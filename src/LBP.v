==> flow/design.v <==
`timescale 1ns/10ps
module LBP( 
	clk, 
	reset, 
	gray_addr, 
	gray_req, 
	gray_ready, 
	gray_data, 
	lbp_addr, 
	lbp_valid, 
	lbp_data, 
	finish
);
input clk;
input reset;
input gray_ready;
input [7:0] gray_data;
output reg [13:0] gray_addr;
output reg gray_req;
output reg [13:0] lbp_addr;
output reg lbp_valid;
output reg [7:0] lbp_data;
output reg finish;
reg [2:0] state;
reg [2:0] n_state;
parameter IDLE   = 3'b000;
parameter MASK   = 3'b001;
parameter INPUT  = 3'b010;  
parameter LBP    = 3'b011;
parameter OUTPUT = 3'b100;
parameter FINISH = 3'b101;
wire in_ready;
reg valid_flag;
reg [3:0] in_cnt;
reg [13:0] axis;
reg [13:0] axis_X, axis_Y;
reg [13:0] c [0:8];  
reg [7:0] in_data [0:8];
reg [7:0] T0, T1, T2, T3, T5, T6, T7, T8;
reg [7:0] M0, M1, M2, M3, M5, M6, M7, M8;
reg [2:0] test;
reg [2:0] test1;
reg [2:0] test2;
integer i;
always @(posedge clk or posedge reset) begin
	if (reset) begin
		state <= 0;		
	end
	else begin
		state <= n_state;
	end
end
always @(*) begin
	case(state)
         IDLE: begin
            if (gray_ready) n_state = MASK;
            else n_state = state;
         end
         MASK: begin
         	n_state = INPUT;
         end
         INPUT: begin
         	if (in_ready) n_state = LBP;
         	else n_state = state;
         end
         LBP: begin
         	if (valid_flag) n_state = OUTPUT;
         	else n_state = state;
         end
         OUTPUT: begin
         	if (finish) n_state = FINISH;
         	else if (!lbp_valid) n_state = MASK;
         	else n_state = state;
         end
         FINISH: begin
         	n_state = FINISH;
         end
         default: begin
         	n_state = state;
         end
    endcase
end
always @(posedge clk or posedge reset) begin
	if (reset) begin
		gray_req <= 0;
	end
	else if (n_state == INPUT) begin
		gray_req <= 1;
	end
	else begin
		gray_req <= 0;
	end
end
always @(posedge clk or posedge reset) begin
	if (reset) begin
		in_cnt <= 0;
	end
	else begin
		case(state)
		     INPUT: begin
		     	if (in_cnt < 10) in_cnt <= in_cnt + 1;
 		        else in_cnt <= in_cnt;;
		     end
		     OUTPUT: begin
		     	in_cnt <= 0;
		     end
		     default: begin
		     	in_cnt <= in_cnt;
		     end
		endcase
	end
end
assign in_ready = (in_cnt == 9) ? 1 : 0;
always @(posedge clk or posedge reset) begin
	if (reset) begin
		axis_X <= 1;
		axis_Y <= 0;
	end 
	else begin
        case(state) 
             MASK: begin
             	if (axis_Y == 126) begin
             		axis_Y <= 1;
             		if (axis_X == 126) begin
             			axis_X <= 1;
             		end
             		else begin
             			axis_X <= axis_X + 1;
             		end
             	end
             	else begin
             	    axis_X <= axis_X;
             		axis_Y <= axis_Y + 1;
             	end
             end
             default: begin
             	    axis_X <= axis_X;
             	    axis_Y <= axis_Y;
             end
        endcase
	end
end
always @(posedge clk or posedge reset) begin
	if (reset) begin
		axis <= 0;	
	end
	else begin
		axis <= axis_Y + axis_X * 128;
	end
end
always @(*) begin
	c[4] = axis_Y + axis_X * 128;
	c[0] = c[4] - 129;
	c[1] = c[4] - 128;
	c[2] = c[4] - 127;
	c[3] = c[4] - 1;
	c[5] = c[4] + 1;
	c[6] = c[4] + 127;
	c[7] = c[4] + 128;
	c[8] = c[4] + 129;
end
always @(posedge clk or posedge reset) begin
 	if (reset) begin
 		gray_addr <= 14'd0;
 	end
 	else begin
 		case(state)
             INPUT: begin
             	gray_addr <= c[in_cnt];
             end
             default: begin
             	gray_addr <= gray_addr;
             end
 		endcase
 	end
 end
always @(posedge clk or posedge reset) begin
  	if (reset) begin
  		for(i = 0; i < 9; i = i + 1) begin
  			in_data[i] <= 8'd0;
  		end
  	end
  	else begin
  		in_data[in_cnt - 1] <= gray_data;  
  	end
end 
always @(*) begin
	T0 = (in_data[0] >= in_data[4]) ? 1 : 0;
	T1 = (in_data[1] >= in_data[4]) ? 1 : 0;
	T2 = (in_data[2] >= in_data[4]) ? 1 : 0;
	T3 = (in_data[3] >= in_data[4]) ? 1 : 0;
	T5 = (in_data[5] >= in_data[4]) ? 1 : 0;
	T6 = (in_data[6] >= in_data[4]) ? 1 : 0;
	T7 = (in_data[7] >= in_data[4]) ? 1 : 0;
	T8 = (in_data[8] >= in_data[4]) ? 1 : 0;
end
always @(*) begin
	M0 = T0;
	M1 = T1 << 1;
	M2 = T2 << 2;
	M3 = T3 << 3;
	M5 = T5 << 4;
	M6 = T6 << 5;
	M7 = T7 << 6;
	M8 = T8 << 7;
end
always @(posedge clk or posedge reset) begin
	if (reset) begin
		lbp_data <= 8'd0;	
	end
	else begin
		case(state)
             LBP: begin
             	lbp_data <= M0 + M1 + M2 + M3 + M5 + M6 + M7 + M8;
             end
             default: begin
             	lbp_data <= lbp_data;
             end
		endcase
	end
end
always @(posedge clk or posedge reset) begin
 	if (reset) begin
 		lbp_addr <= 14'd0;
 	end
 	else begin
 		case(state)
             INPUT: begin
             	lbp_addr <= axis;
             end
             default: begin
             	lbp_addr <= lbp_addr;
             end
 		endcase
 	end
 end
always @(posedge clk or posedge reset) begin
	if (reset) begin
		valid_flag <= 0;
	end
	else begin
		case(state)
             LBP: begin
             	valid_flag <= ~ valid_flag; 
             end
             default: begin
             	valid_flag <= valid_flag;
             end
		endcase
	end
end
always @(posedge clk or posedge reset) begin
 	if (reset) begin
 		lbp_valid <= 0;
 	end
 	else if (state == LBP && valid_flag) begin
 		lbp_valid <= 1;
 	end
 	else begin
 		lbp_valid <= 0;
 	end
end
always @(posedge clk or posedge reset) begin
	if (reset) begin
		finish <= 0; 
	end
	else if (axis == 16254 && in_cnt == 10) begin
		finish <= 1;
	end
	else begin
		finish <= finish;
	end
end
endmodule
[Reports on LBP]
Tool output for the design above, in the order of the flow.
Line numbers count from 1 in the design file above.
Operators: Yosys type, input widths -> output width; for muxes data width and select width s.
Library cell names are shortened.
A cell with -- has no value.
Set-up
  top module: LBP
  clock port: clk
  standard-cell library: sky130hd
  timing corner: tt_025C_1v80

[Word level]
Counts by Yosys on the flattened word-level netlist (proc, flatten, opt, wreduce). Print and check cells are left out. Cells with the same type and inputs are merged into one.
Cells by class
  add/sub/neg operators: 20
  multipliers: 0
  div/mod/pow operators: 0
  magnitude comparators: 9
  equality and inequality tests: 28
  shift operators: 0
  mux-type cells: 22
  bitwise gates (word level): 1
  reduce/logical cells: 8
Operators by type and width (number)
  $pmux 14 s9: 1
  $ge 8x8->1: 8
  $add 14x1->14 const B: 3
  $eq 4x3->1 const B: 8
  $eq 14x7->1 const B: 2
  $add 14x8->14 const B: 2
  $sub 14x8->14 const B: 2
  $mux 14: 2
  $pmux 3 s6: 1
  $eq 4x2->1 const B: 4
  $eq 4x4->1 const B: 4
  $mux 3: 5
  $sub 14x1->14 const B: 1
  $add 14x14->14: 1
  $eq 14x14->1 const B: 1
  $add 14x7->14 const B: 1
  $sub 14x7->14 const B: 1
  $mux 1: 11
  $eq 3x2->1 const B: 3
  $eq 4x1->1 const B: 2
  $logic_not 4->1: 2
  $add 7x7->8: 1
  $add 8x8->8: 1
  $pmux 4 s2: 1
  $add 6x6->7: 1
  $eq 3x3->1 const B: 2
  $add 5x5->6: 1
  $add 4x4->5: 1
Not listed: further kinds 13, cells in them 15.
Storage and ports
  bits in registers: 161
  latch bits: 0
  bits in writable memories: 0
  ROM bits: 0
  clocked read ports x word width: 0
  memories: 0
  cells after elaboration: 109

[Logic depth]
Depth = most cells in a row (Yosys ltp): at word level without a register or memory, in the mapped netlist without a sequential cell, where the memories' decode and read muxes count.
Logic depth
  word-level depth: 9
  ABC_AREA: 1
  depth in mapped cells: 21
  mapped depth without buffers: 20

[After synthesis]
The flow's flattened synthesis, as Yosys stat reports it; memories are mapped. The netlist is that of the ABC_AREA named above (0 if unset); the other value can give another one.
Mapped netlist
  mapped cells: 1085
  chip area (Yosys): 0.009419 mm2
  sequential part of the area: 0.0041064 mm2
  flip-flop cells: 164
  buffer cells: 19
Cell types
  dfrtp_1: number 162, total area 4.05E+03 um2
  ha_1: number 96, total area 1.2E+03 um2
  nand2_1: number 256, total area 960.922 um2
  o21ai_0: number 101, total area 505.485 um2
  inv_1: number 120, total area 450.432 um2
  a21oi_1: number 71, total area 355.341 um2
  xor2_1: number 22, total area 192.685 um2
  nor2_1: number 49, total area 183.926 um2
  nand3_1: number 35, total area 175.168 um2
  nand4_1: number 25, total area 156.4 um2
  buf_6: number 7, total area 78.826 um2
  o21ai_1: number 13, total area 65.062 um2
  fa_1: number 3, total area 60.058 um2
  nor3_1: number 12, total area 60.058 um2
  dfstp_2: number 2, total area 52.55 um2
  xnor2_1: number 6, total area 52.55 um2
  nand3_2: number 5, total area 50.048 um2
  nor4_1: number 8, total area 50.048 um2
Not listed: further types 36, cells in them 92.

[Path before layout]
Path of least setup slack by OpenSTA after synthesis, without wires, with an ideal clock, recovery checks aside; 20% of the period is set as input and as output delay. Where synthesis merged equal registers, the netlist keeps one of their names.
Path post-synthesis
  path type: reg-to-reg
  start point: reg axis_Y[7]
  end point: reg gray_addr[13]
  period: 3.44 ns
  arrival: 2.757 ns
  setup slack: 0.562 ns
  path delay: 2.878 ns
  driving pins on the path: 19
  buffers on the path: 0
  period reached after synthesis: 2.878 ns
"path delay" is the arrival time less input delay plus setup time.
"driving pins on the path": output pins that drive a net of the path, with the launching flip-flop's if there is one; two outputs of one cell count as two.
"period reached after synthesis" = period - worst setup slack (recovery checks aside). The figure is calculated, with input and output delays left at 20% of the set period.
Between the ends stands the longest chain of elaborated cells between them, by number of cells; it is not shown to be the way that was timed. Of several equally long chains one is given.
Each line given opens the expression or statement behind the cell; cells for indexed reads and writes are added by Yosys, which also makes memories of some case tables.
A register here has more assigning lines than the two given.
On the way, post-synthesis
  path through: dfrtp_1 > ha_1 > fa_1 > a31oi_1 > inv_1 > or2_2 > nand2_1 > inv_1 > ha_1 > nand2_1 > inv_1 > nand2_1 > nand3_1 > xor2_1 > or2_2 > nand3_1 > nand2_1 > inv_1 > a21oi_1
  length of the longest elaborated chain: 3
RTL lines, path post-synthesis
  start, declared: line 36  | reg [13:0] axis_X, axis_Y;
  start, assigned: line 133  | axis_Y <= axis_Y + 1;
  start, assigned: line 138  | axis_Y <= axis_Y;
  $add 14x14->14: line 152  | c[4] = axis_Y + axis_X * 128;
  $add 14x8->14: line 160  | c[8] = c[4] + 129;
  $pmux 14 s9: line 169  | gray_addr <= c[in_cnt];
  end, assigned: line 169
  end, assigned: line 172  | gray_addr <= gray_addr;
  end, declared: line 18  | output reg [13:0] gray_addr;
Nets of the timed path that keep an RTL name, with a line that drives or declares them; the list need not be complete.
Named nets, post-synthesis (line)
  c[4][11]: 152

[Path in the finished layout]
Path of least setup slack in the final report of run A (OpenROAD, finished layout, wires in). Where an end is a register, its clock arrival counts in the times.
Path after layout
  path type: reg-to-reg
  start point: reg in_cnt[1]
  end point: reg gray_addr[12]
  period: 2.4 ns
  arrival: 3.00 ns
  setup slack: -0.27 ns
  driving pins on the path: 20
  buffers on the path: 1
Between the ends stands the longest chain of elaborated cells between them, by number of cells; it is not shown to be the way that was timed. Of several equally long chains one is given.
A register here has more assigning lines than the two given.
On the way, after layout
  path through: dfrtp_2 > buf_6 > ha_4 > o21ai_4 > nand3_2 > inv_2 > a21oi_4 > nand2_4 > inv_2 > fa_2 > o21ai_2 > nand2_1 > nand2_2 > nand3_2 > nand2_2 > nand3_2 > nand2_1 > nand2_1 > nand3_2 > a21oi_2
  length of the longest elaborated chain: 2
RTL lines, path after layout
  start, declared: line 34  | reg [3:0] in_cnt;
  start, assigned: line 101  | if (in_cnt < 10) in_cnt <= in_cnt + 1;
  start, assigned: line 102  | else in_cnt <= in_cnt;;
  $eq 4x4->1: line 169  | gray_addr <= c[in_cnt];
  $pmux 14 s9: line 169
  end, assigned: line 169
  end, assigned: line 172  | gray_addr <= gray_addr;
  end, declared: line 18  | output reg [13:0] gray_addr;

Subject: LBP on sky130hd, stored results

Hello all,

Design LBP on sky130hd. What follows are 2 stored runs of the flow, each under its own settings; their order means nothing. The constraints put input and output delay at 20% of the set period each and load the outputs with 0.01 pF.
"clock period reached" means the clock period less the worst setup slack. The figure is calculated, with input and output delays left at 20% of the set period.
"critical path time": the worst setup path's part of the clock period (all of it between registers, 20% less for each end at a port) less its slack. A launch clock that arrives late makes it longer, a capture clock that arrives late makes it shorter.
"overall power" is the tool's figure for a default switching activity; nothing was simulated.

==> run A: settings <==
{ "period_ns": 2.4, "CORE_UTILIZATION": 40, "SETUP_SLACK_MARGIN": 0.04, "PLACE_DENSITY_LB_ADDON": 0.04, "CORE_MARGIN": 8, "ABC_AREA": 1, "CTS_CLUSTER_SIZE": 73, "CTS_CLUSTER_DIAMETER": 250, "SLEW_MARGIN": 30, "CAP_MARGIN": 20 }
==> run A: results <==
total die area: 0.0287133 mm2
mapped cell area after synthesis: 0.009419 mm2
smallest setup slack: -0.274 ns
critical path time: 2.67 ns
worst setup path type: reg-to-reg
utilization in the final report: 52.1 %
final setup TNS: -1.570 ns
overall power: 16.539 mW
std-cell area (final layout): 0.0121104 mm2
clock period reached: 2.674 ns

==> run B: settings <==
{ "period_ns": 4.16, "CORE_UTILIZATION": 31, "SETUP_SLACK_MARGIN": 1.15, "PLACE_DENSITY_LB_ADDON": 0.15, "CORE_ASPECT_RATIO": 1.84, "CTS_CLUSTER_SIZE": 74, "CAP_MARGIN": 40, "SLEW_MARGIN": 30, "MIN_ROUTING_LAYER": "met1", "CORE_MARGIN": 2 }
==> run B: results <==
total die area: 0.0308469 mm2
mapped cell area after synthesis: 0.0091125 mm2
smallest setup slack: 1.103 ns
critical path time: 3.06 ns
worst setup path type: reg-to-reg
utilization in the final report: 38.4 %
final setup TNS: 0.000 ns
overall power: 3.660 mW
std-cell area (final layout): 0.0111807 mm2
clock period reached: 3.057 ns

Thanks
